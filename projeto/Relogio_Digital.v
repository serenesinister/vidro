==> flow/design.v <==
module Relogio_Digital (
    input clk,                
    input reset,              
    input btn_ajuste,         
    input btn_inc,            
    output [6:0] display_unidade_min,   
    output [6:0] display_unidade_hora,   
    output [6:0] display_dezena_hora,    
    output [6:0] display_dezena_min,     
    output [7:0] leds,         
    output wire seg_ponto      
);
    wire [5:0] segundos, minutos;  
    wire [4:0] horas;              
    wire ajustando;                
    wire [1:0] estado;             
    Contador_Relogio contador (
        .clk(clk),                 
        .reset(reset),             
        .btn_ajuste(btn_ajuste),   
        .btn_inc(btn_inc),         
        .segundos(segundos),       
        .minutos(minutos),         
        .horas(horas),             
        .ajustando(ajustando),     
        .estado(estado)            
    );
    Display_7Seg display (
        .horas(horas),                         
        .minutos(minutos),                     
        .display_unidade_min(display_unidade_min),   
        .display_unidade_hora(display_unidade_hora),  
        .display_dezena_hora(display_dezena_hora),    
        .display_dezena_min(display_dezena_min)       
    );
    assign seg_ponto = 1;  
    assign leds = segundos;  
endmodule
module Contador_Relogio (
    input clk,                     
    input reset,                   
    input btn_ajuste,             
    input btn_inc,                
    output reg [5:0] segundos = 0,  
    output reg [5:0] minutos = 0,    
    output reg [4:0] horas = 0,      
    output reg ajustando = 0,        
    output reg [1:0] estado = 0       
);
    reg [3:0] dezena_min = 0;  
    always @(posedge clk or posedge reset) begin
        if (reset) begin
            horas <= 0;                
            minutos <= 0;              
            dezena_min <= 0;           
            segundos <= 0;             
            ajustando <= 0;            
            estado <= 0;               
        end else begin
            if (btn_ajuste) begin
                estado <= (estado + 1) % 3;  
            end
            if (estado == 0) begin
                segundos <= segundos + 1;   
                if (segundos == 59) begin
                    segundos <= 0;               
                    minutos <= minutos + 1;       
                    if (minutos == 59) begin
                        minutos <= 0;               
                        horas <= (horas + 1) % 24;   
                    end
                end
            end else if (estado == 1) begin
                if (btn_inc) begin
                    if (minutos % 10 == 9) begin
                        dezena_min <= (dezena_min + 1) % 6;  
                    end
                    minutos <= (minutos + 1) % 60;   
                end
            end else if (estado == 2) begin
                if (btn_inc) begin
                    horas <= (horas + 1) % 24;   
                end
            end
        end
    end
endmodule
module Display_7Seg (
    input [4:0] horas,           
    input [5:0] minutos,         
    output reg [6:0] display_unidade_min,   
    output reg [6:0] display_unidade_hora,  
    output reg [6:0] display_dezena_hora,   
    output reg [6:0] display_dezena_min     
);
    always @(*) begin
        display_dezena_hora = hora_para_7seg(horas / 10);         
        display_unidade_hora = hora_para_7seg(horas % 10);        
        display_dezena_min = min_para_7seg(minutos / 10);         
        display_unidade_min = min_para_7seg(minutos % 10);        
    end
    function [6:0] hora_para_7seg(input [3:0] valor);
        case (valor)
            0: hora_para_7seg = 7'b1111110;  
            1: hora_para_7seg = 7'b0110000;  
            2: hora_para_7seg = 7'b1101101;  
            3: hora_para_7seg = 7'b1111001;  
            4: hora_para_7seg = 7'b0110011;  
            5: hora_para_7seg = 7'b1011011;  
            6: hora_para_7seg = 7'b1011111;  
            7: hora_para_7seg = 7'b1110000;  
            8: hora_para_7seg = 7'b1111111;  
            9: hora_para_7seg = 7'b1110011;  
            default: hora_para_7seg = 7'b0000000;  
        endcase
    endfunction
    function [6:0] min_para_7seg(input [3:0] valor);
        case (valor)
            0: min_para_7seg = 7'b1111110;  
            1: min_para_7seg = 7'b0110000;  
            2: min_para_7seg = 7'b1101101;  
            3: min_para_7seg = 7'b1111001;  
            4: min_para_7seg = 7'b0110011;  
            5: min_para_7seg = 7'b1011011;  
            6: min_para_7seg = 7'b1011111;  
            7: min_para_7seg = 7'b1110000;  
            8: min_para_7seg = 7'b1111111;  
            9: min_para_7seg = 7'b1110011;  
            default: min_para_7seg = 7'b0000000;  
        endcase
    endfunction
endmodule
* Reports on Relogio_Digital
The steps from the RTL of Relogio_Digital to its reports follow in flow order.
Line numbers count from 1 in the design file above.
Cell names lack the library's common part.
A cell with -- has no value.
- Design top :: Relogio_Digital
- Clock :: clk
- Library :: sky130hd
- Corner :: tt_025C_1v80

* Word level
Counts by Yosys on the flattened word-level netlist (proc, flatten, opt, wreduce; memories kept). Register bits leave out memories and registers merged into their read ports (data or address). Print and check cells are left out. Cells with the same type and inputs are merged into one.
Memory sizes are those after Yosys's memory passes, which may raise the word count (mostly to a power of two), join words into wider ones and drop unused or constant bits.
- Register bits after elaboration :: 19
- Memories kept :: 4
- Output and inout port bits :: 37
- Memory bits (read-only) :: 448
- Cells after elaboration :: 44
- Input bits :: 4
- Reduce/logical cells :: 6
- Equality and inequality tests :: 7
- Add/subtract/negate cells :: 4
- Muxes and demuxes :: 12
- Divide/modulo/power cells :: 7
** Memory list
- (no name shown) :: words 16, bits a word 7, rd ports 1, wr ports 0, RTL line 103 : case (valor)
- (no name shown) :: words 16, bits a word 7, rd ports 1, wr ports 0, RTL line 103
- (no name shown) :: words 16, bits a word 7, rd ports 1, wr ports 0, RTL line 118 : case (valor)
- (no name shown) :: words 16, bits a word 7, rd ports 1, wr ports 0, RTL line 118
** Operators by type and width (number)
- 32-bit by 6-bit modulo with 32-bit output with constant B :: 1
- 32-bit by 5-bit modulo with 32-bit output with constant B :: 1
- 5-bit by 4-bit divider with 32-bit output with constant B :: 1
- 5-bit by 4-bit modulo with 32-bit output with constant B :: 1
- 6-bit by 4-bit divider with 32-bit output with constant B :: 1
- 6-bit by 4-bit modulo with 32-bit output with constant B :: 1
- 32-bit by 2-bit modulo with 32-bit output with constant B :: 1
- 6-bit 2-to-1 mux :: 6
- 5-bit 2-to-1 mux :: 6
- 6-bit == test with constant B :: 2
- 6-bit by 1-bit adder with 7-bit output with constant B :: 1
- 2-bit nonzero test :: 3
- 5-bit by 1-bit adder with 6-bit output with constant B :: 1
- 6-bit by 1-bit adder with 6-bit output with constant B :: 1
- 5-bit AND reduction :: 1
- 2-bit inequality test with constant B :: 2
- 2-bit by 1-bit adder with 3-bit output with constant B :: 1
- 3-bit AND reduction :: 1
- 2-bit by 1-bit == test with 1-bit output with constant B :: 1
- 2-bit by 1-bit inequality test with 1-bit output with constant B :: 1
- 2-bit == test with constant B :: 1
- 2-bit zero test :: 1

* Depth
Longest topological path by Yosys (ltp), each cell counted once; first at word level (registers and memories cut), then after technology mapping (sequential cells cut; the memories' decode and read muxes count).
- Depth after elaboration :: 6
- ABC_AREA :: 0
- Gate-level depth with buffers :: 17
- Gate-level depth less buffers :: 16

* Synthesis result
Source: synth_stat.txt of the flow (Yosys; design flattened, memories mapped). It holds for the ABC_AREA given above (unset counts as 0); a run with the other value may have another netlist.
** Cells by type
- ha_1 :: number 39, total area 487.968 um^2
- dfrtp_1 :: number 19, total area 475.456 um^2
- nand2_1 :: number 35, total area 131.376 um^2
- nor2_1 :: number 35, total area 131.376 um^2
- o21ai_0 :: number 23, total area 115.11 um^2
- xnor2_1 :: number 12, total area 105.101 um^2
- a21oi_1 :: number 19, total area 95.091 um^2
- inv_1 :: number 23, total area 86.333 um^2
- buf_4 :: number 8, total area 60.058 um^2
- mux2_2 :: number 5, total area 56.304 um^2
- mux2i_1 :: number 5, total area 50.048 um^2
- nand2b_1 :: number 7, total area 43.792 um^2
- nor3_1 :: number 8, total area 40.038 um^2
- a31oi_1 :: number 5, total area 31.28 um^2
- nor2b_1 :: number 5, total area 31.28 um^2
- or2_2 :: number 5, total area 31.28 um^2
- mux2_4 :: number 2, total area 30.029 um^2
- mux2i_2 :: number 2, total area 27.526 um^2
Other cell types: 37; their cells: 73.
- Sequential area :: 475.5 um^2
- Cell area after synthesis :: 2561.2 um^2
- Mapped cells :: 330
- Flip-flops :: 19
By module: a second synthesis without flattening, with its own total; a netlist apart from the flattened one above.
- Cells (unflattened synthesis) :: 356
- Area (unflattened synthesis) :: 2822.7 um^2
Rows give one instance, submodules left out.
** Modules
- Contador_Relogio :: area 1560.2 um^2, seq. area 475.5 um^2, cells 185, instances 1
- Display_7Seg :: area 1232.4 um^2, seq. area 0.0 um^2, cells 166, instances 1
- Relogio_Digital :: area 30.0 um^2, seq. area 0.0 um^2, cells 5, instances 1

* Worst setup path after synthesis
OpenSTA on the mapped netlist: ideal clock, no wires. The path of least setup slack (recovery checks aside). Input and output delay are each 20% of the period. Register names are those of the netlist, which keeps one name where synthesis merged equal registers.
- Path type :: flip-flop to output port
- From :: reg contador.minutos[3]
- To :: out display_unidade_min[5]
- Arrival time :: 3.315 ns
- Driving pins on the path :: 16
- Slack :: -0.235 ns
- Period :: 3.85 ns
- Output delay :: 0.770 ns
- Delay of the path :: 3.315 ns
- Synthesis period reached :: 4.085 ns
"delay of the path" = arrival - input delay + setup time.
At an output port there is no setup time.
"driving pins on the path": output pins that drive a net of the path, with the launching flip-flop's if there is one; two outputs of one cell count as two.
"synthesis period reached" = period - worst setup slack (recovery checks aside). The figure is calculated, with input and output delays left at 20% of the set period.
Between the ends stands the longest chain of elaborated cells between them, by number of cells; it is not shown to be the way that was timed. Of several equally long chains one is given.
A line is the first line of the expression or statement that the cell stems from. Yosys adds cells for indexed reads and writes and turns some case tables into memories.
The chain passes a memory read, where the word-level depth is cut; so it can be longer than that depth.
A register here has more assigning lines than the two given.
- Cell sequence :: dfrtp_1 > inv_1 > ha_1 > inv_1 > ha_1 > nand2b_1 > o21ai_1 > o21ai_1 > xnor2_1 > ha_1 > nor2b_1 > a221o_1 > a22oi_1 > buf_2 > nor2_1 > o21ai_0
- Length of the longest elaborated chain :: 2
- Elaborated cells on any way between the ends :: 2
- Those cells by class :: 1 x div; 1 x memory
** Ends and longest elaborated chain, after synthesis
- start: declaration :: RTL line 45 : output reg [5:0] minutos = 0,
- start: assignment :: RTL line 67 : minutos <= minutos + 1;
- start: assignment :: RTL line 78 : minutos <= (minutos + 1) % 60;
- 6-bit by 4-bit modulo with 32-bit output :: RTL line 100 : display_unidade_min = min_para_7seg(minutos % 10);
- memory 16 x 7 bit :: RTL line 118 : case (valor)
- end: declaration :: RTL line 6 : output [6:0] display_unidade_min,

* Path in the finished layout
From the final timing report of job 2: the path of least setup slack in the routed layout; clock arrival at registers is part of the times.
- Path type :: flip-flop to output port
- From :: reg contador.minutos[4]
- To :: out display_unidade_min[1]
- Driving pins on the path :: 19
- Slack :: 0.61 ns
- Arrival time :: 3.17 ns
- Period :: 4.73 ns
- Output delay :: 0.95 ns
Between the ends stands the longest chain of elaborated cells between them, by number of cells; it is not shown to be the way that was timed. Of several equally long chains one is given.
The chain passes a memory read, where the word-level depth is cut; so it can be longer than that depth.
A register here has more assigning lines than the two given.
- Cell sequence :: dfrtp_1 > inv_2 > ha_4 > inv_2 > ha_4 > nand2b_4 > o21ai_4 > o21ai_2 > xnor2_2 > ha_2 > nor2b_1 > a221o_1 > a22oi_2 > buf_4 > buf_6 > nor2_4 > a21oi_2 > o22ai_2 > buf_2
- Length of the longest elaborated chain :: 2
- Elaborated cells on any way between the ends :: 2
- Those cells by class :: 1 x div; 1 x memory
** Ends and longest elaborated chain, after layout
- start: declaration :: RTL line 45 : output reg [5:0] minutos = 0,
- start: assignment :: RTL line 67 : minutos <= minutos + 1;
- start: assignment :: RTL line 78 : minutos <= (minutos + 1) % 60;
- 6-bit by 4-bit modulo with 32-bit output :: RTL line 100 : display_unidade_min = min_para_7seg(minutos % 10);
- memory 16 x 7 bit :: RTL line 118 : case (valor)
- end: declaration :: RTL line 6 : output [6:0] display_unidade_min,

## Implementation results

Below are 2 stored runs of the flow (Yosys, OpenROAD; platform sky130hd) on Relogio_Digital, each with its settings and what was measured, unordered. Constraints: input delay and output delay 20% of the set period each, output load 0.01 pF.
By "achieved period" is meant the clock period of the run minus its worst setup slack. This is arithmetic on one report: input and output delays are still those of the set period (20% each).
By "time of the worst setup path" is meant the share of the clock period that the worst setup path is allowed (20% is reserved at inputs, 20% at outputs), minus its slack. Clock arrival times at its registers enter into it.

* Job 1
** Files
==> flow/run.sh <==
#!/bin/bash
# the make line also repeats the synthesis and layout settings of config.mk as NAME=value (left out here)
make -C /OpenROAD-flow-scripts/flow DESIGN_CONFIG=/design/flow/config.mk WORK_HOME=/design/flow/orfs CLKGATE_MAP_FILE= finish
==> flow/config.mk <==
export PLATFORM = sky130hd
export DESIGN_NAME = Relogio_Digital
export DESIGN_NICKNAME = Relogio_Digital
export VERILOG_FILES = /design/flow/design.v
export SDC_FILE = /design/flow/constraint.sdc
export NUM_CORES = 4
export LEC_CHECK = 0
export CAP_MARGIN = 20
export CELL_PAD_IN_SITES_GLOBAL_PLACEMENT = 1
export CORE_MARGIN = 2
export CORE_UTILIZATION = 65
export PLACE_DENSITY = 0.5
export SETUP_SLACK_MARGIN = 0.44
export SLEW_MARGIN = 20
export TNS_END_PERCENT = 30
==> flow/constraint.sdc <==
create_clock -name core_clock -period 2.72 [get_ports {clk}]
set_input_delay 0.5440 -clock core_clock [delete_from_list [all_inputs] [get_ports {clk}]]
set_output_delay 0.5440 -clock core_clock [all_outputs]
set_load 0.01 [all_outputs]
** Results
Did not finish, placement stopped with GPL-0301.

* Job 2
** Files
==> flow/run.sh <==
#!/bin/bash
# the make line also repeats the synthesis and layout settings of config.mk as NAME=value (left out here)
make -C /OpenROAD-flow-scripts/flow DESIGN_CONFIG=/design/flow/config.mk WORK_HOME=/design/flow/orfs CLKGATE_MAP_FILE= finish
==> flow/config.mk <==
export PLATFORM = sky130hd
export DESIGN_NAME = Relogio_Digital
export DESIGN_NICKNAME = Relogio_Digital
export VERILOG_FILES = /design/flow/design.v
export SDC_FILE = /design/flow/constraint.sdc
export NUM_CORES = 4
export LEC_CHECK = 0
export CAP_MARGIN = 20
export CORE_MARGIN = 2
export CORE_UTILIZATION = 40
export SETUP_SLACK_MARGIN = 0.57
export SLEW_MARGIN = 20
==> flow/constraint.sdc <==
create_clock -name core_clock -period 4.73 [get_ports {clk}]
set_input_delay 0.9460 -clock core_clock [delete_from_list [all_inputs] [get_ports {clk}]]
set_output_delay 0.9460 -clock core_clock [all_outputs]
set_load 0.01 [all_outputs]
** Results
- Cell area after synthesis :: 2561.2 um^2
- Achieved period :: 4.117 ns
- Smallest setup slack :: 0.613 ns
- Time of the worst setup path :: 3.17 ns
- Class of the worst setup path :: flip-flop to output port
- Final design utilization :: 55.3%
- Die area :: 7059.4 um^2
- Total negative slack :: 0.000 ns
- Standard-cell area of the final layout :: 3470.8 um^2
